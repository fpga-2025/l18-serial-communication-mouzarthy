==> flow/design.v <==
module transmitter (
    input clk,
    input rstn,
    input start,
    input [6:0] data_in,
    output reg serial_out
);
localparam IDLE         = 3'b000;  
localparam START_BIT    = 3'b001;  
localparam DATA_BITS    = 3'b010;  
localparam PARITY_BIT   = 3'b011;  
localparam STOP_BIT     = 3'b100;  
localparam DONE         = 3'b101;  
reg [2:0] current_state;  
reg [2:0] next_state;     
reg [6:0] data_to_send;   
reg [2:0] bit_counter;    
reg parity_bit;
always @(*) begin
    next_state = current_state;  
    case (current_state)
        IDLE: begin
            if (start) begin
                next_state = START_BIT;  
            end
        end
        START_BIT: begin
            next_state = DATA_BITS;  
        end
        DATA_BITS: begin
            if (bit_counter == 6) begin  
                next_state = PARITY_BIT;  
            end else begin
                next_state = DATA_BITS;  
            end
        end
        PARITY_BIT: begin
            next_state = STOP_BIT;  
        end
        STOP_BIT: begin
            next_state = DONE;  
        end
        DONE: begin
            next_state = DONE;
        end
        default: next_state = IDLE;  
    endcase
end
always @(posedge clk or negedge rstn) begin
    if (!rstn) begin  
        current_state <= IDLE;          
        serial_out    <= 1'b1;          
        bit_counter   <= 0;             
        data_to_send  <= 7'b0;          
        parity_bit    <= 1'b0;          
    end else begin
        current_state <= next_state;    
        case (next_state)  
            IDLE: begin
                serial_out <= 1'b1;  
                if (start) begin
                    data_to_send <= data_in;  
                    bit_counter  <= 0;        
                    parity_bit = ^data_in;
                end
            end
            START_BIT: begin
                serial_out <= 1'b0;  
            end
            DATA_BITS: begin
                serial_out <= data_to_send[bit_counter];  
                bit_counter <= bit_counter + 1;          
            end
            PARITY_BIT: begin
                serial_out <= parity_bit;  
            end
            STOP_BIT: begin
                serial_out <= 1'b1;  
            end
            DONE: begin
                serial_out <= 1'b1;  
            end
            default: begin
                serial_out <= 1'b1;  
            end
        endcase
    end
end
endmodule
* Tool chain data of transmitter
Tool output for the design above, in the order of the flow.
Line numbers count from 1 in the design file above.
Operators carry their Yosys type and port widths (W data, S select, Z words).
Cell names lack the library's common part.
The mark -- stands for no value.
- Design top :: transmitter
- Clock input :: clk
- Cell library :: sky130hd
- Library corner :: tt_025C_1v80

* Word-level counts
Source: Yosys, flattened and elaborated, memories not mapped. Widths are those after wreduce. Registers that Yosys merges into a memory's read port (data or address) are not register bits. Print and check cells do not count. Equal cells are merged and count once.
- Flip-flop bits (word level) :: 15
- Word-level cells :: 30
- Input port bits :: 10
- Output and inout port bits :: 1
- Muxes and demuxes :: 6
- Add/sub/neg operators :: 1
- Eq/ne operators :: 10
- Reductions and logical operators :: 7
- Shift operators :: 1
** Operator list (count)
- $pmux W3 S5 :: 1
- $eq A3 B2 Y1 const B :: 4
- $eq A3 B3 Y1 const B :: 3
- $shiftx A7 B3 Y1 :: 1
- $reduce_xor A7 Y1 :: 1
- $eq A3 B1 Y1 const B :: 2
- $logic_not A3 Y1 :: 2
- $pmux W3 S2 :: 1
- $mux W3 :: 2
- $reduce_and A2 Y1 :: 2
- $add A3 B1 Y3 const B :: 1
- $pmux W1 S3 :: 1
- $ne A2 B2 Y1 const B :: 1
- $reduce_bool A2 Y1 :: 1
- $reduce_or A2 Y1 :: 1
- $mux W1 :: 1

* Logic depth
Longest topological path by Yosys (ltp), each cell counted once; first at word level (registers and memories cut), then after technology mapping (sequential cells cut; the memories' decode and read muxes count).
- Depth in word-level cells :: 6
- ABC_AREA :: 0
- Mapped depth :: 7
- Gate-level depth less buffers :: 6

* Netlist
The flow's flattened synthesis, as Yosys stat reports it; memories are mapped. The netlist is that of the ABC_AREA named above (0 if unset); the other value can give another one.
** Cells by type
- dfrtp_1 :: count 16, area in all 400.384 µm²
- mux2_2 :: count 7, area in all 78.826 µm²
- dfstp_2 :: count 2, area in all 52.55 µm²
- xnor2_1 :: count 5, area in all 43.792 µm²
- a2111oi_4 :: count 1, area in all 27.526 µm²
- ha_1 :: count 2, area in all 25.024 µm²
- mux4_2 :: count 1, area in all 22.522 µm²
- a21o_1 :: count 2, area in all 15.014 µm²
- nand3_1 :: count 3, area in all 15.014 µm²
- o21ai_0 :: count 3, area in all 15.014 µm²
- nand2b_1 :: count 2, area in all 12.512 µm²
- buf_6 :: count 1, area in all 11.261 µm²
- nand2_1 :: count 3, area in all 11.261 µm²
- nor2_1 :: count 3, area in all 11.261 µm²
- mux2i_1 :: count 1, area in all 10.01 µm²
- a21oi_2 :: count 1, area in all 8.758 µm²
- a31o_1 :: count 1, area in all 8.758 µm²
- or3b_1 :: count 1, area in all 8.758 µm²
Not listed: further types 11, cells in them 12.
- Flip-flops :: 18
- Cells in the netlist :: 67
- Cell area after synthesis :: 853.3 µm²
- Sequential area :: 452.9 µm²

* Path before layout
OpenSTA on the mapped netlist: ideal clock, no wires. The path of least setup slack (recovery checks aside). Input and output delay are each 20% of the period. Register names are those of the netlist, which keeps one name where synthesis merged equal registers.
- Path kind :: flip-flop to flip-flop
- Start :: register bit_counter[0]
- End :: register bit_counter[2]
- Path delay :: 1.683 ns
- Library setup time :: 0.120 ns
- Clock period :: 1.9 ns
- Stages :: 7
- Slack :: 0.218 ns
- Arrival :: 1.563 ns
- Time at the first pin :: 0.000 ns
- Synthesis period reached :: 1.682 ns
"path delay" is the arrival time less input delay plus setup time.
"stages": output pins that drive a net of the path, with the launching flip-flop's if there is one; two outputs of one cell count as two.
"synthesis period reached" is the clock period less the worst setup slack; recovery checks do not enter. This is arithmetic on one report: input and output delays are still those of the set period (20% each).
Between the ends stands the longest chain of elaborated cells between them, by number of cells; it is not shown to be the way that was timed. Of several equally long chains one is given.
A line is the first line of the expression or statement that the cell stems from. Yosys adds cells for indexed reads and writes and turns some case tables into memories.
At most two assigning lines are given for a register; there are more.
- Cells stage by stage :: dfrtp_1 inv_1 ha_1 and3_1 or3b_1 buf_6 a31o_1
- Length of the longest elaborated chain :: 6
** Ends and longest elaborated chain, post-synthesis
- from (decl) :: RTL line 17 : reg [2:0] bit_counter;
- from (assign) :: RTL line 53 : bit_counter   <= 0;
- from (assign) :: RTL line 72 : bit_counter <= bit_counter + 1;
- $eq A3 B3 Y1 :: RTL line 31 : if (bit_counter == 6) begin
- $mux W1 :: RTL line 31
- $pmux W3 S5 :: RTL line 21 : case (current_state)
- $eq A3 B2 Y1 :: RTL line 58 : case (next_state)
- $reduce_bool A2 Y1
- $reduce_and A2 Y1
- to (assign) :: RTL line 53
- to (assign) :: RTL line 72
- to (decl) :: RTL line 17

* Timing after layout
From the final timing report of run 1: the path of least setup slack in the routed layout; clock arrival at registers is part of the times.
- Path kind :: flip-flop to flip-flop
- Start :: register current_state
- End :: register bit_counter[2]
- Time at the first pin :: 0.25 ns
- Arrival :: 1.70 ns
- Slack :: -0.44 ns
- Library setup time :: 0.11 ns
- Stages :: 4
- Clock period :: 1.12 ns
An end named without its bit number is one bit of that signal or, where synthesis recoded a state register, one of its new flip-flops.
Between the ends stands the longest chain of elaborated cells between them, by number of cells; it is not shown to be the way that was timed. Of several equally long chains one is given.
At most two assigning lines are given for a register; there are more.
- Cells stage by stage :: dfrtp_1 a2111oi_4 or3b_4 a31o_1
- Length of the longest elaborated chain :: 6
** Ends and longest elaborated chain, after layout
- from (decl) :: RTL line 14 : reg [2:0] current_state;
- from (assign) :: RTL line 51 : current_state <= IDLE;
- from (assign) :: RTL line 57 : current_state <= next_state;
- $eq A3 B3 Y1 :: RTL line 21 : case (current_state)
- $reduce_or A2 Y1
- $pmux W3 S5 :: RTL line 21
- $eq A3 B2 Y1 :: RTL line 58 : case (next_state)
- $reduce_bool A2 Y1
- $reduce_and A2 Y1
- to (assign) :: RTL line 53 : bit_counter   <= 0;
- to (assign) :: RTL line 72 : bit_counter <= bit_counter + 1;
- to (decl) :: RTL line 17 : reg [2:0] bit_counter;

Ticket comment

Below are 2 stored runs of the flow (Yosys, OpenROAD; platform sky130hd) on transmitter, each with its settings and what was measured, unordered. Constraints: input delay and output delay 20% of the set period each, output load 0.01 pF.
"period reached" means the clock period less the worst setup slack. The figure is calculated, with input and output delays left at 20% of the set period.
"worst setup path time" = time allowed to the worst setup path (clock period - input delay - output delay, where it has them) - its slack; a late launch clock adds to it, a late capture clock takes from it.
"total power of the final layout" is the tool's figure for a default switching activity; nothing was simulated.

** Run 1
- Settings :: period_ns=1.12; CORE_UTILIZATION=17; SETUP_SLACK_MARGIN=0.21; CELL_PAD_IN_SITES_DETAIL_PLACEMENT=0; GPL_TIMING_DRIVEN=1; CTS_CLUSTER_SIZE=75; CAP_MARGIN=35; CORE_MARGIN=2; SLEW_MARGIN=20
- Utilization after routing :: 25.2%
- Total power of the final layout :: 1.328 mW
- Std-cell area (final layout) :: 1204.9 µm²
- Worst setup slack after layout :: -0.443 ns
- Area of the die :: 5602.5 µm²
- Post-route setup TNS :: -4.145 ns
- Worst setup path time :: 1.56 ns
- Critical path type :: flip-flop to flip-flop
- Period reached :: 1.563 ns
- Chip area in the Yosys report :: 853.3 µm²

** Run 2
- Settings :: period_ns=1.4; CORE_UTILIZATION=58; CORE_ASPECT_RATIO=1.35; CORE_MARGIN=3; TNS_END_PERCENT=80; CTS_CLUSTER_SIZE=41; CAP_MARGIN=20; SLEW_MARGIN=20
- Worst setup path time :: 1.53 ns
- Critical path type :: flip-flop to flip-flop
- Std-cell area (final layout) :: 1116.1 µm²
- Area of the die :: 1972.5 µm²
- Utilization after routing :: 83.8%
- Worst setup slack after layout :: -0.133 ns
- Total power of the final layout :: 0.9893 mW
- Period reached :: 1.533 ns
- Chip area in the Yosys report :: 853.3 µm²
- Post-route setup TNS :: -1.195 ns

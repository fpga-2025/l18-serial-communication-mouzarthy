==> flow/design.v <==
module receiver (
    input clk,
    input rstn,
    output reg ready,
    output reg [6:0] data_out,
    output reg parity_ok_n,
    input serial_in
);
localparam IDLE               = 3'b000;  
localparam START_BIT_DETECTED = 3'b001;  
localparam RECEIVE_DATA       = 3'b010;  
localparam RECEIVE_PARITY     = 3'b011;  
localparam RECEIVE_STOP       = 3'b100;  
localparam DATA_VALID         = 3'b101;  
reg [2:0] current_state;  
reg [2:0] next_state;     
reg [2:0] bit_counter;    
reg [6:0] received_data;  
reg received_parity_bit;  
reg [7:0] received_8_bits;  
always @(*) begin
    next_state = current_state;  
    case (current_state)
        IDLE: begin
            if (serial_in == 1'b0) begin  
                next_state = START_BIT_DETECTED;
            end
        end
        START_BIT_DETECTED: begin
            next_state = RECEIVE_DATA;  
        end
        RECEIVE_DATA: begin
            if (bit_counter == 6) begin  
                next_state = RECEIVE_PARITY;  
            end else begin
                next_state = RECEIVE_DATA;  
            end
        end
        RECEIVE_PARITY: begin
            next_state = RECEIVE_STOP;  
        end
        RECEIVE_STOP: begin
            next_state = DATA_VALID;  
        end
        DATA_VALID: begin
            if (serial_in == 1'b1) begin  
                next_state = IDLE;  
            end else begin
                next_state = DATA_VALID;  
            end
        end
        default: next_state = IDLE;  
    endcase
end
always @(posedge clk or negedge rstn) begin
    if (!rstn) begin  
        current_state <= IDLE;                
        ready         <= 1'b0;                
        data_out      <= 7'b0;                
        parity_ok_n   <= 1'b1;                
        bit_counter   <= 0;                   
        received_data <= 7'b0;                
        received_parity_bit <= 1'b0;          
        received_8_bits <= 8'b0;              
    end else begin
        current_state <= next_state;          
        ready <= 1'b0;  
        case (next_state)
            IDLE: begin
                bit_counter <= 0;             
                received_data <= 7'b0;        
                received_parity_bit <= 1'b0;  
                parity_ok_n <= 1'b1;          
            end
            START_BIT_DETECTED: begin
            end
            RECEIVE_DATA: begin
                received_data[bit_counter] <= serial_in;  
                bit_counter <= bit_counter + 1;          
            end
            RECEIVE_PARITY: begin
                received_parity_bit <= serial_in;  
            end
            RECEIVE_STOP: begin
            end
            DATA_VALID: begin
                ready <= 1'b1;  
                data_out <= received_data;  
                received_8_bits = {received_parity_bit, received_data};
                if (^received_8_bits == 1'b0) begin
                    parity_ok_n <= 1'b0;  
                end else begin
                    parity_ok_n <= 1'b1;  
                end
            end
            default: begin
            end
        endcase
    end
end
endmodule
==> From RTL to reports: receiver <==
The steps from the RTL of receiver to its reports follow in flow order.
Lines are those of the file above, counted from 1.
{ "design": {"top_module": "receiver", "clk_port": "clk", "cell_library": "sky130hd", "corner": "tt_025C_1v80"} }

==> Elaborated design <==
Source: Yosys, flattened and elaborated, memories not mapped. Widths are those after wreduce. Registers that Yosys merges into a memory's read port (data or address) are not register bits. Print and check cells do not count. Equal cells are merged and count once.
{ "word_totals": {"register_bits": 23, "latch_bits": 0, "mem_bits_rw": 0, "mem_bits_ro": 0, "clocked_rd_ports_x_width": 0, "n_memories": 0, "in_bits": 3, "out_inout_bits": 9, "word_cells": 39} }
{ "classes": {"n_addsub": 2, "n_mul": 0, "n_div": 0, "cmp": 0, "eq_ne": 9, "shift": 2, "n_mux": 10, "n_logic": 3, "n_reduce_logical": 6} }
{ "ops": {"columns": ["cell", "count"], "rows": [
  ["parallel mux 3 bit (select 6 bit)", 1],
  ["parallel mux 7 bit (select 2 bit)", 1],
  ["equality test 3 x 2 -> 1 bit (second input constant)", 4],
  ["equality test 3 bit (second input constant)", 4],
  ["XOR reduction 8 bit", 1],
  ["variable shift 1 x 4 -> 7 bit", 1],
  ["variable shift 1 x 4 -> 7 bit (first input constant)", 1],
  ["bitwise AND 7 bit", 1],
  ["OR 7 bit", 1],
  ["NOT 7 bit", 1],
  ["nonzero test 2 bit", 3],
  ["logical NOT 3 bit", 2],
  ["parallel mux 3 bit (select 2 bit)", 1],
  ["2-to-1 mux 3 bit", 2],
  ["negator 3 -> 4 bit", 1],
  ["parallel mux 1 bit (select 2 bit)", 2],
  ["adder 3 x 1 -> 3 bit (second input constant)", 1],
  ["equality test 3 x 1 -> 1 bit (second input constant)", 1],
  ["2-to-1 mux 1 bit", 3]
]} }

==> Logic depth <==
Depth = most cells in a row (Yosys ltp): at word level without a register or memory, in the mapped netlist without a sequential cell, where the memories' decode and read muxes count.
{ "logic_depth": {"ltp_word": 6, "abc_area": 0, "depth_mapped": 8, "ltp_nobuf": 6} }

==> After synthesis <==
Yosys stat after the flow's synthesis: flattened, memories mapped to cells. It holds for the ABC_AREA given above (unset counts as 0); a run with the other value may have another netlist.
{ "by_type": {"columns": ["cell", "count", "area_total_um2"], "rows": [
  ["sky130_fd_sc_hd__dfrtp_1", 24, 600.576],
  ["sky130_fd_sc_hd__mux2_2", 7, 78.826],
  ["sky130_fd_sc_hd__xnor2_1", 8, 70.067],
  ["sky130_fd_sc_hd__dfstp_2", 2, 52.55],
  ["sky130_fd_sc_hd__ha_1", 4, 50.048],
  ["sky130_fd_sc_hd__inv_1", 10, 37.536],
  ["sky130_fd_sc_hd__a211o_1", 4, 35.034],
  ["sky130_fd_sc_hd__nand2_1", 9, 33.782],
  ["sky130_fd_sc_hd__nor2b_1", 4, 25.024],
  ["sky130_fd_sc_hd__a211oi_1", 3, 22.522],
  ["sky130_fd_sc_hd__a21o_1", 3, 22.522],
  ["sky130_fd_sc_hd__nor4_4", 1, 21.27],
  ["sky130_fd_sc_hd__a21oi_1", 4, 20.019],
  ["sky130_fd_sc_hd__a32o_1", 2, 20.019],
  ["sky130_fd_sc_hd__nor2_1", 5, 18.768],
  ["sky130_fd_sc_hd__nand3_1", 3, 15.014],
  ["sky130_fd_sc_hd__nor3_1", 3, 15.014],
  ["sky130_fd_sc_hd__o211ai_1", 2, 15.014]
]} }
Not listed: further types 23, cells in them 28.
{ "mapped": {"stdcells": 126, "area_um2": 1366.3, "seqArea_um2": 653.1, "ff_cells": 26, "buf_cells": 4} }

==> Timing after synthesis <==
Source: OpenSTA report_checks on the synthesized netlist (no wires, ideal clock, input and output delay 20% of the period each), path of least setup slack; recovery checks are left aside. Register names are those of the netlist, which keeps one name where synthesis merged equal registers.
{ "synth_path": {"kind": "flip-flop to flip-flop", "startpoint": "register bit_counter[0]", "endpoint": "register received_data[4]", "tclk_ps": 2220, "setup_time_ps": 118, "t_first_pin_ps": 0, "arrival_time_ps": 2028, "required_time_ps": 2102, "setup_slack_ps": 74, "delay_ps": 2146, "path_stages": 8, "n_path_buf": 1, "period_less_setup_slack_ps": 2146} }
"delay_ps" = arrival - input delay + setup time.
"path_stages": output pins that drive a net of the path, with the launching flip-flop's if there is one; two outputs of one cell count as two.
"period_less_setup_slack_ps" = period - worst setup slack (recovery checks aside). The figure is calculated, with input and output delays left at 20% of the set period.
Between the ends stands the longest chain of elaborated cells between them, by number of cells; it is not shown to be the way that was timed. Of several equally long chains one is given.
Each line given opens the expression or statement behind the cell; cells for indexed reads and writes are added by Yosys, which also makes memories of some case tables.
A register here has more assigning lines than the two given.
{ "synth_between": {"path_cell_list": "sky130_fd_sc_hd__dfrtp_1 -> sky130_fd_sc_hd__clkbuf_1 -> sky130_fd_sc_hd__inv_1 -> sky130_fd_sc_hd__ha_1 -> sky130_fd_sc_hd__or3b_4 -> sky130_fd_sc_hd__a211o_1 -> sky130_fd_sc_hd__a211o_1 -> sky130_fd_sc_hd__a21o_1", "elab_chain_len": 6, "cone_cells": 13, "cone_lines": 4, "cone_classes": "add/sub: 1; eq/ne: 2; shift: 2; mux: 3; logic: 3; reduce/logical: 2"} }
{ "synth_rtl": {"columns": ["element", "line", "rtl"], "rows": [
  ["start, declared", 17, "reg [2:0] bit_counter;"],
  ["start, assigned", 61, "bit_counter   <= 0;"],
  ["start, assigned", 79, "bit_counter <= bit_counter + 1;"],
  ["negator 3 -> 4 bit", 78, "received_data[bit_counter] <= serial_in;"],
  ["variable shift 1 x 4 -> 7 bit", 78, null],
  ["NOT 7 bit", 78, null],
  ["bitwise AND 7 bit", 78, null],
  ["OR 7 bit", 78, null],
  ["parallel mux 7 bit (select 2 bit)", 68, "case (next_state)"],
  ["end, assigned", 71, "received_data <= 7'b0;"],
  ["end, assigned", 78, null],
  ["end, declared", 18, "reg [6:0] received_data;"]
]} }

==> Path in the finished layout <==
Path of least setup slack in the final report of run 1 (OpenROAD, finished layout, wires in). Where an end is a register, its clock arrival counts in the times.
The report prints the path's times to 10 ps; the period is as set.
{ "layout_path": {"kind": "input port to flip-flop", "startpoint": "input serial_in", "endpoint": "register received_data[2]", "tclk_ps": 3780, "input_delay_ps": 760, "setup_time_ps": 50, "t_first_pin_ps": 760, "arrival_time_ps": 2610, "required_time_ps": 3990, "setup_slack_ps": 1380, "path_stages": 5, "n_path_buf": 1} }
Between the ends stands the longest chain of elaborated cells between them, by number of cells; it is not shown to be the way that was timed. Of several equally long chains one is given.
A register here has more assigning lines than the two given.
{ "layout_between": {"path_cell_list": "sky130_fd_sc_hd__clkdlybuf4s50_1 -> sky130_fd_sc_hd__o21bai_1 -> sky130_fd_sc_hd__nand3_1 -> sky130_fd_sc_hd__a2111oi_0 -> sky130_fd_sc_hd__a21o_1", "elab_chain_len": 4, "cone_cells": 9, "cone_lines": 5, "cone_classes": "eq/ne: 1; shift: 1; mux: 4; logic: 1; reduce/logical: 2"} }
{ "layout_rtl": {"columns": ["element", "line", "rtl"], "rows": [
  ["start, declared", 7, "input serial_in"],
  ["2-to-1 mux 3 bit", 46, "if (serial_in == 1'b1) begin"],
  ["parallel mux 3 bit (select 6 bit)", 23, "case (current_state)"],
  ["equality test 3 x 2 -> 1 bit", 68, "case (next_state)"],
  ["parallel mux 7 bit (select 2 bit)", 68, null],
  ["end, assigned", 71, "received_data <= 7'b0;"],
  ["end, assigned", 78, "received_data[bit_counter] <= serial_in;"],
  ["end, declared", 18, "reg [6:0] received_data;"]
]} }

FLOW RESULTS
============

Flow measurements of receiver on sky130hd: 2 stored runs with different settings, listed in no order. Input and output delays are each 20% of the period that was set; the output load is 0.01 pF.
"period achieved" is the run's clock period less its worst setup slack. It is reckoned from that one timing run; input and output delays stay at 20% of the period that was set.
"time on the worst setup path": the worst setup path's part of the clock period (all of it between registers, 20% less for each end at a port) less its slack. A launch clock that arrives late makes it longer, a capture clock that arrives late makes it shorter.
By "power consumption" is meant OpenSTA's value without simulated activity: inputs other than the clock are taken to toggle once in ten clock periods, and the tool carries that through the logic.
"time on the worst setup path" is known to 10 ps.

==> run 1: settings <==
{ "period_ns": 3.78, "CORE_UTILIZATION": 41, "PLACE_DENSITY_LB_ADDON": 0.11, "HOLD_SLACK_MARGIN": 0.08, "CORE_ASPECT_RATIO": 1.57, "CELL_PAD_IN_SITES_DETAIL_PLACEMENT": 0, "TNS_END_PERCENT": 5, "GPL_TIMING_DRIVEN": 0, "GPL_ROUTABILITY_DRIVEN": 0, "CTS_CLUSTER_DIAMETER": 298, "CAP_MARGIN": 10, "MIN_ROUTING_LAYER": "met1", "CORE_MARGIN": 2, "SLEW_MARGIN": 20 }
==> run 1: results <==
chip area in the Yosys report: 1366.3 µm²
die size: 3821.8 µm²
standard-cell area after layout: 1579.0 µm²
utilization of the finished layout: 0.49
worst setup slack after layout: 1380 ps
setup total negative slack: 0 ps
lowest hold slack: 408 ps
power consumption: 466.1 uW
period achieved: 2400 ps
time on the worst setup path: 1640 ps
worst path kind: input port to flip-flop

==> run 2: settings <==
{ "period_ns": 3.93, "CORE_UTILIZATION": 65, "PLACE_DENSITY_LB_ADDON": 0.26, "CORE_ASPECT_RATIO": 1.01, "CORE_MARGIN": 2, "CELL_PAD_IN_SITES_GLOBAL_PLACEMENT": 3, "TNS_END_PERCENT": 75, "ABC_AREA": 1, "GPL_TIMING_DRIVEN": 0, "CTS_CLUSTER_DIAMETER": 24, "CAP_MARGIN": 10, "MAX_ROUTING_LAYER": "met5", "SLEW_MARGIN": 20 }
==> run 2: results <==
incomplete, placement halted on FLW-0024
